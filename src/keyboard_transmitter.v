==> flow/design.v <==
module keyboard_transmitter (
    input  clk100,
    input  startup,
    output uart_tx,
    input  ps2_clk,
    input  ps2_data,
    output spi_sdo,
    input  spi_sdi,
    output spi_sck,
    output reg spi_ss = 1,
    output reg led1 = 0,
    output reg led2 = 0
);
    parameter [7:0] KEY_LSHIFT = 8'h12;
    parameter [7:0] KEY_RSHIFT = 8'h59;
    parameter [7:0] KEY_ALT = 8'h11;
    parameter [7:0] KEY_E0_ALTGR = 8'h11;
    parameter [7:0] KEY_LCTRL = 8'h14;
    parameter [7:0] KEY_E0_RCTRL = 8'h14;
    wire [7:0]  char;
    wire        ps2_rx_complete;
    reg  [31:0] spi_tx_data = 0;
    reg  [3:0]  spi_tx_len = 0;
    wire [7:0]  spi_rx_data;
    reg         spi_start = 0;
    wire        spi_complete;
    reg [7:0]   uart_tx_data = 0;
    reg         uart_tx_start = 0;
    wire        uart_tx_complete;
    reg         break = 0;
    reg         e0 = 0;
    reg         shift = 0;
    reg         altgr = 0;
    reg         ctrl = 0;
    ps2 mod_ps2 (
        .clk100(clk100),
        .clk(ps2_clk),
        .data(ps2_data),
        .rx_data(char),
        .rx_complete(ps2_rx_complete)
    );
    spi spi_mod (
        .clk100(clk100),
        .mosi(spi_sdo),
        .miso(spi_sdi),
        .sck(spi_sck),
        .tx_data(spi_tx_data[31:24]),
        .rx_data(spi_rx_data),
        .start(spi_start),
        .complete(spi_complete)
    );
    uart_tx mod_uart_tx (
        .clk100(clk100),
        .tx(uart_tx),
        .tx_data(uart_tx_data),
        .tx_start(uart_tx_start),
        .tx_complete(uart_tx_complete)
    );
    wire [23:0] scancode_table_offset;
    assign scancode_table_offset = (
        e0 ? 5 * 8 * 8'h80
            : ctrl ? 4 * 8 * 8'h80
            : (altgr && shift) ? 3 * 8 * 8'h80
            : altgr ? 2 * 8 * 8'h80
            : shift ? 1 * 8 * 8'h80
            : 0
    );
    always @(posedge clk100) begin
        uart_tx_start <= 0;
        spi_start <= 0;
        led1 <= shift;
        led2 <= e0;
        if (startup) begin
            spi_tx_data <= 32'hab000000;
            spi_tx_len <= 1;
            spi_start <= 1;
            spi_ss <= 0;
        end
        if (ps2_rx_complete) begin
            if (char == 8'he0)
                e0 <= 1;
            else if (char == 8'hf0)
                break <= 1;
            else begin
                case (char)
                    KEY_LSHIFT, KEY_RSHIFT: shift <= !break;
                    KEY_LCTRL: ctrl <= !break;
                    KEY_ALT: if (e0) altgr <= !break;
                    default: if (!break) begin
                        spi_tx_data <= 32'h03008000 | scancode_table_offset | (char << 3);
                        spi_tx_len = 4;
                        spi_ss <= 0;
                        spi_start <= 1;
                    end
                endcase
                e0 <= 0;
                break <= 0;
            end
        end
        if (spi_complete) begin
            if (spi_tx_len != 0) begin
                spi_tx_data <= spi_tx_data << 8;
                spi_tx_len <= spi_tx_len - 1;
                spi_start <= 1;
            end else if (spi_rx_data != 8'hff && spi_rx_data != 8'h00) begin
                uart_tx_data <= spi_rx_data[7:0];
                uart_tx_start <= 1;
            end else
                spi_ss <= 1;
        end
        if (uart_tx_complete) begin
            led1 <= !led1;
        end
        if (uart_tx_complete) begin
            spi_start <= 1;
        end
    end
endmodule
module ps2 (
    input            clk100,
    input            clk,
    input            data,
    output reg [7:0] rx_data = 0,
    output reg       rx_complete = 0
);
    parameter [3:0] STATE_IDLE = 0;
    parameter [3:0] STATE_DATA0 = 1;
    parameter [3:0] STATE_DATA7 = 8;
    parameter [3:0] STATE_PARITY = 9;
    parameter [3:0] STATE_STOP = 10;
    reg [3:0] clk_reg   = 4'b1111;
    reg       data_reg  = 1;
    reg [7:0] buffer    = 0;
    reg [3:0] state     = 0;
    always @(posedge clk100) begin
        clk_reg <= {clk_reg[2:0], clk};
        data_reg <= data;
        rx_complete <= 0;
        if (clk_reg == 4'b1100) begin
            if (state == STATE_IDLE) begin
                if (!data_reg) begin
                    state <= 1;
                end
            end else if (STATE_DATA0 <= state && state <= STATE_DATA7) begin
                buffer <= {data_reg, buffer[7:1]};
                state <= state + 1;
            end else if (state == STATE_PARITY) begin
                state <= STATE_STOP;
            end else if (state == STATE_STOP) begin
                if (data_reg) begin
                    rx_data <= buffer;
                    rx_complete <= 1;
                end
                state <= STATE_IDLE;
            end
        end
    end
endmodule
module spi (
    input            clk100,
    output reg       mosi = 0,
    input            miso,
    output reg       sck = 0,
    input      [7:0] tx_data,
    output     [7:0] rx_data,
    input            start,
    output reg       complete = 0
);
    reg [2:0] bitclk   = 0;
    reg [3:0] bits     = 0;
    reg [7:0] buffer   = 0;
    reg       reg_miso = 0;
    assign rx_data = buffer;
    always @(posedge clk100) begin
        reg_miso <= miso;
        bitclk <= bitclk + 1;
        complete <= 0;
        if (bits == 0 && start) begin
            bitclk <= 1;
            mosi <= tx_data[7];
            buffer <= tx_data;
            bits <= 9;
        end
        if (bitclk == 0 && bits != 0) begin
            if (bits == 1) begin
                complete <= 1;
                bits <= 0;
            end else if (sck) begin
                mosi <= buffer[7];
                sck <= 0;
                bits <= bits - 1;
            end else begin
                sck <= 1;
                buffer <= {buffer[6:0], reg_miso};
            end
        end
    end
endmodule
module uart_tx (
    input       clk100,
    output reg  tx = 1,
    input [7:0] tx_data,
    input       tx_start,
    output      tx_busy,
    output reg  tx_complete
);
    parameter [9:0] BAUD_DIVISOR = 868;
    parameter [3:0] STATE_IDLE     = 0;
    parameter [3:0] STATE_DATA0    = 1;
    parameter [3:0] STATE_DATA7    = 8;
    parameter [3:0] STATE_STOP     = 9;
    parameter [3:0] STATE_END      = 10;
    parameter [3:0] STATE_COMPLETE = 11;
    reg [7:0] buffer = 0;
    reg [3:0] state = STATE_IDLE;
    reg [9:0] timer = 0;
    always @(posedge clk100) begin
        timer <= timer - 1;
        tx_complete <= 0;
        if (state == STATE_IDLE && tx_start) begin
            tx <= 0;
            buffer <= tx_data;
            state <= state + 1;
            timer <= BAUD_DIVISOR;
        end else if (STATE_DATA0 <= state && state <= STATE_DATA7 && timer == 0) begin
            tx <= buffer[0];
            buffer <= buffer >> 1;
            state <= state + 1;
            timer <= BAUD_DIVISOR;
        end else if (state == STATE_STOP && timer == 0) begin
            tx <= 1;
            state <= state + 1;
            timer <= BAUD_DIVISOR;
        end else if (state == STATE_END && timer == 0) begin
            state <= state + 1;
        end else if (state == STATE_COMPLETE && timer == 0) begin
            state <= STATE_IDLE;
            tx_complete <= 1;
        end
    end
    assign tx_busy = (state != STATE_IDLE);
endmodule
[Reports on keyboard_transmitter]
What the tools print for keyboard_transmitter, step after step.
Lines are those of the file above, counted from 1.
Operators carry their Yosys type and port widths (W data, S select, Z words).
Not given: n/a
Inputs
  top module: keyboard_transmitter
  clock: clk100
  cell library: sky130hd
  library corner: tt_025C_1v80

[Word level]
Yosys after proc, flatten, opt, wreduce and memory -nomap, before mapping. Memory bits, and registers merged into a memory's read port (data or address), are not among the register bits. Print and check cells are not counted. Equal cells are merged and count once.
Storage and ports
  register bits after elaboration: 123
  bits in latches: 0
  bits in writable memories: 0
  bits in read-only memories: 0
  word width x clocked read ports: 0
  memories: 0
  input bits: 5
Cells by class
  add/sub/neg operators: 6
  multipliers: 0
  divide/modulo/power cells: 0
  $lt $le $gt $ge: 4
  equality and inequality tests: 16
  shifts and indexed selects: 0
  muxes and demuxes: 71
  bitwise operators: 11
  reductions and logical operators: 41
Operator list (number)
  $mux W32: 8
  $mux W4: 21
  $mux W8: 6
  $mux W1: 31
  $or A26 B11 Y26: 1
  $mux W13: 2
  $eq A4 B4 Y1 const B: 6
  $eq A8 B5 Y1 const B: 3
  $mux W12: 2
  $eq A8 B8 Y1 const B: 2
  $logic_not A4 Y1: 3
  $reduce_bool A4 Y1: 3
  $logic_and A1 B1 Y1: 11
  $mux W11: 1
  $not A1 Y1: 10
  $sub A10 B1 Y10 const B: 1
  $logic_not A10 Y1: 1
  $reduce_and A3 Y1: 3
  $le A1 B4 Y1 const A: 2
  $add A4 B1 Y4 const B: 2
  $sub A4 B1 Y4 const B: 2
  $le A4 B4 Y1 const B: 2
  $reduce_and A4 Y1: 2
  $reduce_or A4 Y1: 2
  $eq A8 B7 Y1 const B: 1
  $ne A8 B8 Y1 const B: 1
  $reduce_bool A8 Y1: 1
  $reduce_and A2 Y1: 3
Other operator kinds: 12; their cells: 16.

[Longest topological paths]
Yosys ltp: most cells in a row. Word level: on the elaborated netlist, between registers, memories and ports. Mapped: between sequential cells and ports; inverters and the memories' decode and read muxes count.
Logic depth
  depth in word-level cells: 13
  ABC_AREA: 0
  depth in mapped cells: 12
  mapped depth without buffers: 8

[Netlist]
Source: synth_stat.txt of the flow (Yosys; design flattened, memories mapped). It holds for the ABC_AREA given above (unset counts as 0); a run with the other value may have another netlist.
Mapped netlist
  cells in the netlist: 459
  cell area after synthesis: 5103.6 um^2
  area of sequential cells: 2922.8 um^2
  flip-flops: 123
  buffers: 16
Cells by type
  sky130_fd_sc_hd__dfxtp_1: number 77, total area 1.54E+03 um^2
  sky130_fd_sc_hd__edfxtp_1: number 46, total area 1.38E+03 um^2
  sky130_fd_sc_hd__mux2i_1: number 26, total area 260.25 um^2
  sky130_fd_sc_hd__ha_1: number 15, total area 187.68 um^2
  sky130_fd_sc_hd__mux2_2: number 15, total area 168.912 um^2
  sky130_fd_sc_hd__nand2_1: number 43, total area 161.405 um^2
  sky130_fd_sc_hd__nor2_1: number 37, total area 138.883 um^2
  sky130_fd_sc_hd__inv_1: number 34, total area 127.622 um^2
  sky130_fd_sc_hd__o21ai_0: number 17, total area 85.082 um^2
  sky130_fd_sc_hd__a21oi_1: number 16, total area 80.077 um^2
  sky130_fd_sc_hd__xnor2_1: number 9, total area 78.826 um^2
  sky130_fd_sc_hd__nand3_1: number 12, total area 60.058 um^2
  sky130_fd_sc_hd__and2_1: number 9, total area 56.304 um^2
  sky130_fd_sc_hd__a22o_1: number 6, total area 52.55 um^2
  sky130_fd_sc_hd__o31ai_1: number 7, total area 52.55 um^2
  sky130_fd_sc_hd__nor4_1: number 8, total area 50.048 um^2
  sky130_fd_sc_hd__clkbuf_1: number 11, total area 41.29 um^2
  sky130_fd_sc_hd__nand4_1: number 6, total area 37.536 um^2
Not listed: further types 34, cells in them 65.
The figures by module come from a second, unflattened synthesis with its own total; it is not the netlist above.
Second synthesis, totals
  cells (unflattened synthesis): 453
  area total of the unflattened synthesis: 5260.0 um^2
Each row is one instance without its submodules.
By module
  keyboard_transmitter: instances 1, cells 207, area 2257.2 um^2, seq. area 1211.2 um^2
  uart_tx: instances 1, cells 101, area 1158.6 um^2, seq. area 600.6 um^2
  ps2: instances 1, cells 61, area 996.0 um^2, seq. area 720.7 um^2
  spi: instances 1, cells 84, area 848.3 um^2, seq. area 390.4 um^2

[Worst setup path after synthesis]
Path of least setup slack by OpenSTA after synthesis, without wires, with an ideal clock, recovery checks aside; 20% of the period is set as input and as output delay. Where synthesis merged equal registers, the netlist keeps one of their names.
Timing after synthesis
  kind: reg-to-reg
  from: reg mod_ps2.rx_data[0]
  to: reg uart_tx_data[0]
  clock period: 3.17 ns
  library setup time: 0.395 ns
  arrival: 2.753 ns
  setup slack: 0.022 ns
  path delay: 3.148 ns
  stages: 10
  synthesis period reached: 3.148 ns
"path delay" = arrival - input delay + setup time.
"stages": output pins that drive a net of the path, with the launching flip-flop's if there is one; two outputs of one cell count as two.
"synthesis period reached" = period - worst setup slack (recovery checks aside). The figure is calculated, with input and output delays left at 20% of the set period.
Between the ends stands the longest chain of elaborated cells between them, by number of cells; it is not shown to be the way that was timed. Of several equally long chains one is given.
A line is the first line of the expression or statement that the cell stems from. Yosys adds cells for indexed reads and writes and turns some case tables into memories.
Between the ends, after synthesis
  path through: sky130_fd_sc_hd__edfxtp_1 -> sky130_fd_sc_hd__buf_2 -> sky130_fd_sc_hd__xor2_1 -> sky130_fd_sc_hd__o2111ai_1 -> sky130_fd_sc_hd__and3_4 -> sky130_fd_sc_hd__buf_2 -> sky130_fd_sc_hd__nand2b_1 -> sky130_fd_sc_hd__ha_1 -> sky130_fd_sc_hd__nand2_1 -> sky130_fd_sc_hd__nor4bb_1
  length of the longest elaborated chain: 9
  elaborated cells on any way between the ends: 14
  source lines of those cells: 5
  classes of those cells: eq/ne (6); mux (4); logic (1); reduce/logical (3)
RTL lines, path after synthesis
  start, declared: line 123  | output reg [7:0] rx_data = 0,
  start, assigned: line 151  | rx_data <= buffer;
  $eq A8 B5 Y1: line 85  | case (char)
  $reduce_or A4 Y1
  $mux W4: line 85
  $mux W4: line 82  | else if (char == 8'hf0)
  $mux W4: line 80  | if (char == 8'he0)
  $mux W4: line 79  | if (ps2_rx_complete) begin
  $reduce_bool A4 Y1: line 101  | if (spi_tx_len != 0) begin
  $not A1 Y1
  $reduce_and A3 Y1
  end, assigned: line 106  | uart_tx_data <= spi_rx_data[7:0];
  end, declared: line 27  | reg [7:0]   uart_tx_data = 0;

[Path in the finished layout]
Path of least setup slack in the final report of flow run 1 (OpenROAD, finished layout, wires in). Where an end is a register, its clock arrival counts in the times.
Timing after layout
  kind: reg-to-reg
  from: reg mod_ps2.rx_data[1]
  to: reg spi_tx_data[8]
  clock period: 1.95 ns
  library setup time: 0.11 ns
  arrival: 2.53 ns
  setup slack: -0.28 ns
  stages: 10
Between the ends stands the longest chain of elaborated cells between them, by number of cells; it is not shown to be the way that was timed. Of several equally long chains one is given.
A register here has more assigning lines than the two given.
Between the ends, after layout
  path through: sky130_fd_sc_hd__edfxtp_1 -> sky130_fd_sc_hd__nor3b_4 -> sky130_fd_sc_hd__a41oi_2 -> sky130_fd_sc_hd__and3_4 -> sky130_fd_sc_hd__nand2b_4 -> sky130_fd_sc_hd__ha_4 -> sky130_fd_sc_hd__nand2_4 -> sky130_fd_sc_hd__o21a_1 -> sky130_fd_sc_hd__buf_6 -> sky130_fd_sc_hd__mux2_2
  length of the longest elaborated chain: 9
  elaborated cells on any way between the ends: 18
  source lines of those cells: 6
  classes of those cells: eq/ne (6); mux (10); reduce/logical (2)
RTL lines, path after layout
  start, declared: line 123  | output reg [7:0] rx_data = 0,
  start, assigned: line 151  | rx_data <= buffer;
  $eq A8 B5 Y1: line 85  | case (char)
  $reduce_or A4 Y1
  $mux W4: line 85
  $mux W4: line 82  | else if (char == 8'hf0)
  $mux W4: line 80  | if (char == 8'he0)
  $mux W4: line 79  | if (ps2_rx_complete) begin
  $reduce_bool A4 Y1: line 101  | if (spi_tx_len != 0) begin
  $mux W32: line 101
  $mux W32: line 100  | if (spi_complete) begin
  end, assigned: line 90  | spi_tx_data <= 32'h03008000 | scancode_table_offset | (char << 3);
  end, assigned: line 102  | spi_tx_data <= spi_tx_data << 8;
  end, declared: line 22  | reg  [31:0] spi_tx_data = 0;

Design keyboard_transmitter on sky130hd. What follows are 2 stored runs of the flow, each under its own settings; their order means nothing. The constraints put input and output delay at 20% of the set period each and load the outputs with 0.01 pF.
"achieved clock period (ns)" is the run's clock period less its worst setup slack. It is reckoned from that one timing run; input and output delays stay at 20% of the period that was set.
By "worst setup path time (ns)" is meant the share of the clock period that the worst setup path is allowed (20% is reserved at inputs, 20% at outputs), minus its slack. Clock arrival times at its registers enter into it.
By "finish__power__total" is meant OpenSTA's value without simulated activity: inputs other than the clock are taken to toggle once in ten clock periods, and the tool carries that through the logic.

settings of flow run 1
{
  "period_ns": 1.95,
  "CORE_UTILIZATION": 22,
  "PLACE_DENSITY_LB_ADDON": 0.16,
  "GPL_TIMING_DRIVEN": 1,
  "GPL_ROUTABILITY_DRIVEN": 1,
  "SLEW_MARGIN": 20,
  "CAP_MARGIN": 20,
  "CORE_MARGIN": 2
}
report of flow run 1
yosys chip area after synthesis (um^2): 5103.6
finish__design__die__area: 24432.8
finish__design__instance__area__stdcell: 6752.7
finish__design__instance__utilization: 0.2974
finish__timing__setup__ws: -0.277
finish__timing__setup__tns: -9.433
finish__timing__hold__ws: 0.351
finish__power__total: 5.854e-03
achieved clock period (ns): 2.227
worst setup path time (ns): 2.23
worst setup path kind: reg-to-reg

settings of flow run 2
{
  "period_ns": 3.57,
  "CORE_UTILIZATION": 34,
  "SETUP_SLACK_MARGIN": 0.41,
  "CELL_PAD_IN_SITES_GLOBAL_PLACEMENT": 2,
  "CELL_PAD_IN_SITES_DETAIL_PLACEMENT": 1,
  "ABC_AREA": 0,
  "GPL_TIMING_DRIVEN": 0,
  "MIN_ROUTING_LAYER": "met1",
  "CAP_MARGIN": 20,
  "CORE_MARGIN": 2,
  "SLEW_MARGIN": 20
}
report of flow run 2
yosys chip area after synthesis (um^2): 5103.6
finish__design__die__area: 16007.3
finish__design__instance__area__stdcell: 6104.6
finish__design__instance__utilization: 0.4184
finish__timing__setup__ws: 0.551
finish__timing__setup__tns: 0.000
finish__timing__hold__ws: 0.350
finish__power__total: 3.159e-03
achieved clock period (ns): 3.019
worst setup path time (ns): 3.02
worst setup path kind: reg-to-reg
