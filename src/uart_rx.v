==> flow/design.v <==
module uart_rx (
    input            clk100,
    input            rx,
    output reg [7:0] rx_data = 0,
    output reg       rx_complete = 0
);
    parameter [9:0] BAUD_DIVISOR = 868;
    parameter [3:0] STATE_IDLE     = 0;
    parameter [3:0] STATE_START    = 1;
    parameter [3:0] STATE_DATA0    = 2;
    parameter [3:0] STATE_DATA7    = 9;
    parameter [3:0] STATE_STOP     = 10;
    reg rx_reg = 0;
    reg [7:0] buffer = 0;
    reg [3:0] state = STATE_IDLE;
    reg [9:0] timer = 0;
    always @(posedge clk100) begin
        rx_reg <= rx;
        timer <= timer - 1;
        rx_complete <= 0;
        if (state == STATE_IDLE && !rx_reg) begin
            state <= state + 1;
            timer <= BAUD_DIVISOR / 2;
        end else if (state == STATE_START && timer == 0) begin
            if (!rx_reg) begin
                state <= state + 1;
                timer <= BAUD_DIVISOR;
            end else
                state <= STATE_IDLE;
        end else if (STATE_DATA0 <= state && state <= STATE_DATA7 && timer == 0) begin
            buffer <= (buffer >> 1) | (rx_reg << 7);
            state <= state + 1;
            timer <= BAUD_DIVISOR;
        end else if (state == STATE_STOP && timer == 0) begin
            if (rx_reg) begin
                rx_data <= buffer;
                rx_complete <= 1;
            end
            state <= STATE_IDLE;
        end
    end
endmodule
Step by step through the tools: uart_rx

What the tools print for uart_rx, step after step.
Lines are those of the file above, counted from 1.
Operators carry their Yosys type and port widths (W data, S select, Z words).
Cell names lack the library's common part.
A cell with -- has no value.

Design top: uart_rx
Clock port: clk100
Library: sky130hd
Timing corner: tt_025C_1v80

Word level

Counts by Yosys on the flattened word-level netlist (proc, flatten, opt, wreduce; memories kept). Register bits leave out memories and registers merged into their read ports (data or address). Print and check cells are left out. Cells with the same type and inputs are merged into one.

Register bits after elaboration: 32
Elaborated cells: 38
Output and inout port bits: 9
Input port bits: 2

Bitwise logic cells: 5
Reduce/logical cells: 12
Add/subtract/negate cells: 2
Eq/ne operators: 2
Muxes and demuxes: 9
$lt $le $gt $ge: 2

Operators by type and width:

| cell                    | number |
| $mux W10                | 3 |
| $mux W4                 | 5 |
| $sub A10 B1 Y10 const B | 1 |
| $logic_not A10 Y1       | 1 |
| $or A7 B8 Y8            | 1 |
| $logic_and A1 B1 Y1     | 5 |
| $reduce_and A5 Y1       | 1 |
| $not A1 Y1              | 4 |
| $le A2 B4 Y1 const A    | 1 |
| $add A4 B1 Y4 const B   | 1 |
| $eq A4 B1 Y1 const B    | 1 |
| $le A4 B4 Y1 const B    | 1 |
| $eq A4 B4 Y1 const B    | 1 |
| $logic_not A4 Y1        | 1 |
| $reduce_bool A4 Y1      | 1 |
| $reduce_or A4 Y1        | 1 |
| $reduce_and A3 Y1       | 1 |
| $logic_not A1 Y1        | 1 |
| $mux W1                 | 1 |

Depth

Longest topological path by Yosys (ltp), each cell counted once; first at word level (registers and memories cut), then after technology mapping (sequential cells cut; the memories' decode and read muxes count).

Depth after elaboration: 6
ABC_AREA: 1
Mapped depth: 12

Mapped cells and area

The flow's flattened synthesis, as Yosys stat reports it; memories are mapped. The netlist is that of the ABC_AREA named above (0 if unset); the other value can give another one.
Totals and module areas in this step are rounded.

Cell types:

| type     | number | total area (um2) |
| edfxtp_1 | 20     | 600.576 |
| dfxtp_1  | 12     | 240.23 |
| ha_1     | 6      | 75.072 |
| inv_1    | 19     | 71.318 |
| nand2_1  | 18     | 67.565 |
| a21oi_2  | 6      | 52.55 |
| xor2_1   | 5      | 43.792 |
| nor2_1   | 11     | 41.29 |
| nand3_1  | 7      | 35.034 |
| xnor2_1  | 4      | 35.034 |
| nand3_2  | 3      | 30.029 |
| nor2_4   | 2      | 22.522 |
| nor3_1   | 4      | 20.019 |
| nand2_2  | 3      | 18.768 |
| a21oi_4  | 1      | 16.266 |
| nand4_1  | 2      | 12.512 |
| nor2_2   | 2      | 12.512 |
| nor3b_2  | 1      | 12.512 |

Other cell types: 4; their cells: 4.

Cell area after synthesis: 0.0014 mm2
Flip-flops: 32
Mapped cells: 130
Sequential part of the area: 0.00084 mm2

Worst setup path after synthesis

Source: OpenSTA report_checks on the synthesized netlist (no wires, ideal clock, input and output delay 20% of the period each), path of least setup slack; recovery checks are left aside. Register names are those of the netlist, which keeps one name where synthesis merged equal registers.

Path type: reg-to-reg
From: register state[0]
To: register rx_data[0]
Launch time at the first pin: 0.000 ns
Driving pins on the path: 9
Period: 2.81 ns
Data arrival time: 1.674 ns
Delay of the path: 2.057 ns
Slack: 0.752 ns
Synthesis period reached: 2.058 ns

"delay of the path" is the arrival time less input delay plus setup time.
"driving pins on the path" counts driving pins, that of a launching flip-flop among them; a cell with two outputs on the path counts twice.
"synthesis period reached" = period - worst setup slack (recovery checks aside). The figure is calculated, with input and output delays left at 20% of the set period.
The rows between start and end are the longest chain of elaborated cells between them; the timing report does not say that the signal goes this way. Where chains are equally long, one stands for them.
Each line given opens the expression or statement behind the cell; cells for indexed reads and writes are added by Yosys, which also makes memories of some case tables.
At most two assigning lines are given for a register; there are more.

Cells stage by stage: edfxtp_1 ha_1 nor2_1 nand2_1 nand2_1 nand2_1 nand2_2 nand2_2 nor3_1
Length of the longest elaborated chain: 5

Ends and longest elaborated chain, after synthesis:

| item                             | RTL line | text |
| start: declaration               | 15       | `reg [3:0] state = STATE_IDLE;` |
| start: assignment                | 22       | `state <= state + 1;` |
| start: assignment                | 26       | `state <= state + 1;` |
| $le A2 B4 Y1                     | 30       | `end else if (STATE_DATA0 <= state && state <= STATE_DATA7 && timer == 0) begin` |
| $logic_and A1 B1 Y1 (2 in a row) | 30       |  |
| $not A1 Y1                       | --       |  |
| $reduce_and A5 Y1                | --       |  |
| end: assignment                  | 36       | `rx_data <= buffer;` |
| end: declaration                 | 4        | `output reg [7:0] rx_data = 0,` |

Path in the finished layout

Path of least setup slack in the final report of job 1 (OpenROAD, finished layout, wires in). Where an end is a register, its clock arrival counts in the times.

Path type: reg-to-reg
From: register state[0]
To: register buffer[1]
Data arrival time: 2.09 ns
Launch time at the first pin: 0.32 ns
Driving pins on the path: 7
Period: 3.44 ns
Slack: 1.32 ns

The rows between start and end are the longest chain of elaborated cells between them; the timing report does not say that the signal goes this way. Where chains are equally long, one stands for them.
At most two assigning lines are given for a register; there are more.

Cells stage by stage: edfxtp_1 inv_1 ha_1 nand4_1 buf_4 inv_1 nor3_2
Length of the longest elaborated chain: 4

Ends and longest elaborated chain, post-layout:

| item                             | RTL line | text |
| start: declaration               | 15       | `reg [3:0] state = STATE_IDLE;` |
| start: assignment                | 22       | `state <= state + 1;` |
| start: assignment                | 26       | `state <= state + 1;` |
| $le A2 B4 Y1                     | 30       | `end else if (STATE_DATA0 <= state && state <= STATE_DATA7 && timer == 0) begin` |
| $logic_and A1 B1 Y1 (2 in a row) | 30       |  |
| $reduce_and A3 Y1                | --       |  |
| end: assignment                  | 31       | `buffer <= (buffer >> 1) \| (rx_reg << 7);` |
| end: declaration                 | 14       | `reg [7:0] buffer = 0;` |

Data sheet: physical implementation of uart_rx

Design uart_rx on sky130hd. What follows are 2 stored runs of the flow, each under its own settings; their order means nothing. The constraints put input and output delay at 20% of the set period each and load the outputs with 0.01 pF.
"total power after layout" is the tool's figure for a default switching activity; nothing was simulated.
The results are shown rounded.

## Job 1

==> flow/run.sh <==
#!/bin/bash
# the make line also repeats the synthesis and layout settings of config.mk as NAME=value (left out here)
make -C /OpenROAD-flow-scripts/flow DESIGN_CONFIG=/design/flow/config.mk WORK_HOME=/design/flow/orfs CLKGATE_MAP_FILE= finish
==> flow/config.mk <==
export PLATFORM = sky130hd
export DESIGN_NAME = uart_rx
export DESIGN_NICKNAME = uart_rx
export VERILOG_FILES = /design/flow/design.v
export SDC_FILE = /design/flow/constraint.sdc
export NUM_CORES = 4
export LEC_CHECK = 0
export ABC_AREA = 1
export CAP_MARGIN = 20
export CORE_MARGIN = 2
export CORE_UTILIZATION = 54
export CTS_CLUSTER_DIAMETER = 307
export GPL_ROUTABILITY_DRIVEN = 1
export MAX_ROUTING_LAYER = met5
export SETUP_SLACK_MARGIN = 0.53
export SLEW_MARGIN = 20
export TNS_END_PERCENT = 65
==> flow/constraint.sdc <==
create_clock -name core_clock -period 3.44 [get_ports {clk100}]
set_input_delay 0.6880 -clock core_clock [delete_from_list [all_inputs] [get_ports {clk100}]]
set_output_delay 0.6880 -clock core_clock [all_outputs]
set_load 0.01 [all_outputs]

| result of job 1 | value |
|---|---|
| post-synthesis cell area | 0.0014 mm2 |
| die size | 0.0031 mm2 |
| final design utilization | 66% |
| setup slack of the critical path | 1.3 ns |
| total negative setup slack | 0.000 ns |
| lowest hold slack | 0.42 ns |
| total power after layout | 0.00095 W |

## Job 2

==> flow/run.sh <==
#!/bin/bash
# the make line also repeats the synthesis and layout settings of config.mk as NAME=value (left out here)
make -C /OpenROAD-flow-scripts/flow DESIGN_CONFIG=/design/flow/config.mk WORK_HOME=/design/flow/orfs CLKGATE_MAP_FILE= finish
==> flow/config.mk <==
export PLATFORM = sky130hd
export DESIGN_NAME = uart_rx
export DESIGN_NICKNAME = uart_rx
export VERILOG_FILES = /design/flow/design.v
export SDC_FILE = /design/flow/constraint.sdc
export NUM_CORES = 4
export LEC_CHECK = 0
export CAP_MARGIN = 20
export CORE_MARGIN = 2
export CORE_UTILIZATION = 40
export SLEW_MARGIN = 20
==> flow/constraint.sdc <==
create_clock -name core_clock -period 2.13 [get_ports {clk100}]
set_input_delay 0.4260 -clock core_clock [delete_from_list [all_inputs] [get_ports {clk100}]]
set_output_delay 0.4260 -clock core_clock [all_outputs]
set_load 0.01 [all_outputs]

| result of job 2 | value |
|---|---|
| post-synthesis cell area | 0.0013 mm2 |
| die size | 0.0038 mm2 |
| final design utilization | 51% |
| setup slack of the critical path | 0.15 ns |
| total negative setup slack | 0.000 ns |
| lowest hold slack | 0.43 ns |
| total power after layout | 0.0014 W |
